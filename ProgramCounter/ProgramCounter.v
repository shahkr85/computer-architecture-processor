==> flow/design.v <==
module ProgramCounter (clock, reset, pc_in, ps, pc_out, PC4);
	input clock;
	input reset;
	input [63:0] pc_in;
	input [1:0] ps;
	output reg [63:0] pc_out = 0;
	output reg [63:0] PC4;
	always @(posedge clock) 
        begin
        if (reset==1)
            pc_out<=64'b0;
        else
			case (ps) 
				2'b00: pc_out <= pc_out;
				2'b01: pc_out <= pc_out + 64'b1;
				2'b10: pc_out <= pc_in;
				2'b11: pc_out <= pc_out + pc_in;
			endcase
        PC4 <= pc_out;
	end
endmodule 
==> From RTL to reports: ProgramCounter <==
The steps from the RTL of ProgramCounter to its reports follow in flow order.
Line numbers count from 1 in the design file above.
Operators carry their Yosys type and port widths (W data, S select, Z words).
{ "setup": {"top_module": "ProgramCounter", "clk_port": "clock", "lib": "sky130hd", "pvt_corner": "tt_025C_1v80"} }

==> Elaborated design <==
Source: Yosys, flattened and elaborated, memories not mapped. Widths are those after wreduce. Registers that Yosys merges into a memory's read port (data or address) are not register bits. Print and check cells do not count. Equal cells are merged and count once.
{ "op_classes": {"add_sub_neg": 2, "equal": 3, "muxes": 1, "n_reduce_logical": 1} }
{ "ops": {"columns": ["cell", "count"], "rows": [
  ["$pmux W64 S3", 1],
  ["$add A64 B1 Y64 const B", 1],
  ["$add A64 B64 Y64", 1],
  ["$eq A2 B2 Y1 const B", 2],
  ["$eq A2 B1 Y1 const B", 1],
  ["$logic_not A2 Y1", 1]
]} }
{ "word_totals": {"reg_bits": 128, "wordCells": 9} }

==> Logic depth <==
Depth = most cells in a row (Yosys ltp): at word level without a register or memory, in the mapped netlist without a sequential cell, where the memories' decode and read muxes count.
{ "logic_depth": {"word_depth": 2, "abc_area": 0, "mapped_depth": 16, "ltp_nobuf": 12} }

==> After synthesis <==
The flow's flattened synthesis, as Yosys stat reports it; memories are mapped. The netlist is that of the ABC_AREA named above (0 if unset); the other value can give another one.
The area totals of this step are shown rounded.
{ "by_type": {"columns": ["type", "count"], "rows": [
  ["sky130_fd_sc_hd__dfxtp_1", 128],
  ["sky130_fd_sc_hd__ha_1", 63],
  ["sky130_fd_sc_hd__a211oi_1", 93],
  ["sky130_fd_sc_hd__and3_1", 67],
  ["sky130_fd_sc_hd__a21oi_1", 76],
  ["sky130_fd_sc_hd__a21o_1", 50],
  ["sky130_fd_sc_hd__xnor2_1", 31],
  ["sky130_fd_sc_hd__clkbuf_1", 72],
  ["sky130_fd_sc_hd__nand2_1", 71],
  ["sky130_fd_sc_hd__nor2b_1", 41],
  ["sky130_fd_sc_hd__nor2_1", 67],
  ["sky130_fd_sc_hd__mux2i_1", 24],
  ["sky130_fd_sc_hd__o21ai_0", 41],
  ["sky130_fd_sc_hd__xor2_1", 16],
  ["sky130_fd_sc_hd__nand4_1", 22],
  ["sky130_fd_sc_hd__nand3_1", 20],
  ["sky130_fd_sc_hd__o21bai_1", 13],
  ["sky130_fd_sc_hd__nor3_1", 16]
]} }
Not listed: further types 50, cells in them 138.
{ "mapped": {"mapped_cells": 1049, "synth_area_um2": 8590, "seqArea_um2": 2560, "flip_flops": 128} }

==> Timing after synthesis <==
Path of least setup slack by OpenSTA after synthesis, without wires, with an ideal clock, recovery checks aside; 20% of the period is set as input and as output delay. Where synthesis merged equal registers, the netlist keeps one of their names.
{ "synth_path": {"path_type": "input to register", "from": "input port ps[1]", "to": "register pc_out[60]", "period_ns": 7.48, "input_delay_ns": 1.496, "setup_time_ns": 0.147, "arrival_ns": 4.951, "t_required_ns": 7.333, "slack_ns": 2.382, "path_delay_ns": 3.602, "driving_pins": 15, "path_buffers": 3, "period_less_setup_slack_ns": 5.098} }
"path_delay_ns" is the arrival time less input delay plus setup time.
"driving_pins": output pins that drive a net of the path, with the launching flip-flop's if there is one; two outputs of one cell count as two.
"period_less_setup_slack_ns" = period - worst setup slack (recovery checks aside). The figure is calculated, with input and output delays left at 20% of the set period.
The rows between start and end are the longest chain of elaborated cells between them; the timing report does not say that the signal goes this way. Where chains are equally long, one stands for them.
A line is the first line of the expression or statement that the cell stems from. Yosys adds cells for indexed reads and writes and turns some case tables into memories.
A register here has more assigning lines than the two given.
{ "synth_between": {"path_cell_list": "sky130_fd_sc_hd__clkbuf_1 sky130_fd_sc_hd__buf_1 sky130_fd_sc_hd__clkbuf_1 sky130_fd_sc_hd__nand3b_1 sky130_fd_sc_hd__ha_1 sky130_fd_sc_hd__fa_1 sky130_fd_sc_hd__a211oi_1 sky130_fd_sc_hd__nor4_1 sky130_fd_sc_hd__nor2_1 sky130_fd_sc_hd__a2111o_1 sky130_fd_sc_hd__a21o_1 sky130_fd_sc_hd__o211ai_2 sky130_fd_sc_hd__a31o_2 sky130_fd_sc_hd__a2111oi_0 sky130_fd_sc_hd__a2111oi_2", "elab_chain_cells": 2} }
{ "synth_lines": {"columns": ["element", "line", "rtl"], "rows": [
  ["start, declared", 5, "input [1:0] ps;"],
  ["$eq A2 B2 Y1", 13, "case (ps)"],
  ["$pmux W64 S3", 13, null],
  ["end, assigned", 14, "2'b00: pc_out <= pc_out;"],
  ["end, assigned", 15, "2'b01: pc_out <= pc_out + 64'b1;"],
  ["end, declared", 6, "output reg [63:0] pc_out = 0;"]
]} }

==> Path in the finished layout <==
Path of least setup slack in the final report of stored run 1 (OpenROAD, finished layout, wires in). Where an end is a register, its clock arrival counts in the times.
{ "layout_path": {"path_type": "input to register", "from": "input port pc_in[7]", "to": "register pc_out[60]", "period_ns": 3.09, "input_delay_ns": 0.62, "setup_time_ns": 0.10, "arrival_ns": 3.72, "t_required_ns": 3.43, "slack_ns": -0.28, "driving_pins": 12, "path_buffers": 1} }
The rows between start and end are the longest chain of elaborated cells between them; the timing report does not say that the signal goes this way. Where chains are equally long, one stands for them.
A register here has more assigning lines than the two given.
{ "layout_between": {"path_cell_list": "sky130_fd_sc_hd__clkdlybuf4s50_1 sky130_fd_sc_hd__and3_4 sky130_fd_sc_hd__ha_4 sky130_fd_sc_hd__a21oi_1 sky130_fd_sc_hd__o211ai_1 sky130_fd_sc_hd__o211ai_1 sky130_fd_sc_hd__a2111o_1 sky130_fd_sc_hd__a21o_4 sky130_fd_sc_hd__o211ai_4 sky130_fd_sc_hd__a31o_4 sky130_fd_sc_hd__a2111oi_4 sky130_fd_sc_hd__a2111oi_4", "elab_chain_cells": 2} }
{ "layout_lines": {"columns": ["element", "line", "rtl"], "rows": [
  ["start, declared", 4, "input [63:0] pc_in;"],
  ["$add A64 B64 Y64", 17, "2'b11: pc_out <= pc_out + pc_in;"],
  ["$pmux W64 S3", 13, "case (ps)"],
  ["end, assigned", 14, "2'b00: pc_out <= pc_out;"],
  ["end, assigned", 15, "2'b01: pc_out <= pc_out + 64'b1;"],
  ["end, declared", 6, "output reg [63:0] pc_out = 0;"]
]} }

Hand-over note for ProgramCounter

Top module ProgramCounter; platform sky130hd; tools Yosys and OpenROAD; 2 stored runs in no particular order. Input and output delays are each 20% of the period that was set; the output load is 0.01 pF.
"achievedPeriod_ns" = clock period - worst setup slack. The figure is calculated, with input and output delays left at 20% of the set period.
"worst_path_allowed_less_slack_ns": the worst setup path's part of the clock period (all of it between registers, 20% less for each end at a port) less its slack. A launch clock that arrives late makes it longer, a capture clock that arrives late makes it shorter.
By "fin_power_mw" is meant OpenSTA's value without simulated activity: inputs other than the clock are taken to toggle once in ten clock periods, and the tool carries that through the logic.
Measured values are rounded.
[
  {
    "run": "stored run 1",
    "settings": { "period_ns": 3.09, "CORE_UTILIZATION": 23, "SETUP_SLACK_MARGIN": -0.1, "PLACE_DENSITY_LB_ADDON": 0.22, "CORE_ASPECT_RATIO": 1.13, "CORE_MARGIN": 3, "CELL_PAD_IN_SITES_DETAIL_PLACEMENT": 1, "TNS_END_PERCENT": 90, "GPL_TIMING_DRIVEN": 0, "GPL_ROUTABILITY_DRIVEN": 1, "CTS_CLUSTER_DIAMETER": 49, "SLEW_MARGIN": 35, "MAX_ROUTING_LAYER": "met4", "CAP_MARGIN": 20 },
    "results": { "final_setup_ws_ns": -0.284, "final_die_area_um2": 39700, "total_negative_slack_ns": -3.36, "fin_power_mw": 5.76, "worst_path_allowed_less_slack_ns": 2.76, "worst_setup_path_type": "input to register", "achievedPeriod_ns": 3.374, "timing.hold.ws_ns": 0.394, "utilization_frac": 0.371, "post_route_stdcell_area_um2": 13500, "post_synth_area_um2": 8590 }
  },
  {
    "run": "stored run 2",
    "settings": { "period_ns": 4.72, "SETUP_SLACK_MARGIN": 0.98, "CAP_MARGIN": 20, "CORE_MARGIN": 2, "CORE_UTILIZATION": 40, "SLEW_MARGIN": 20 },
    "results": { "final_setup_ws_ns": 1.01, "final_die_area_um2": 22700, "total_negative_slack_ns": 0.000, "fin_power_mw": 3.54, "worst_path_allowed_less_slack_ns": 2.77, "worst_setup_path_type": "input to register", "achievedPeriod_ns": 3.712, "timing.hold.ws_ns": 0.385, "utilization_frac": 0.581, "post_route_stdcell_area_um2": 12200, "post_synth_area_um2": 8590 }
  }
]

End of note.
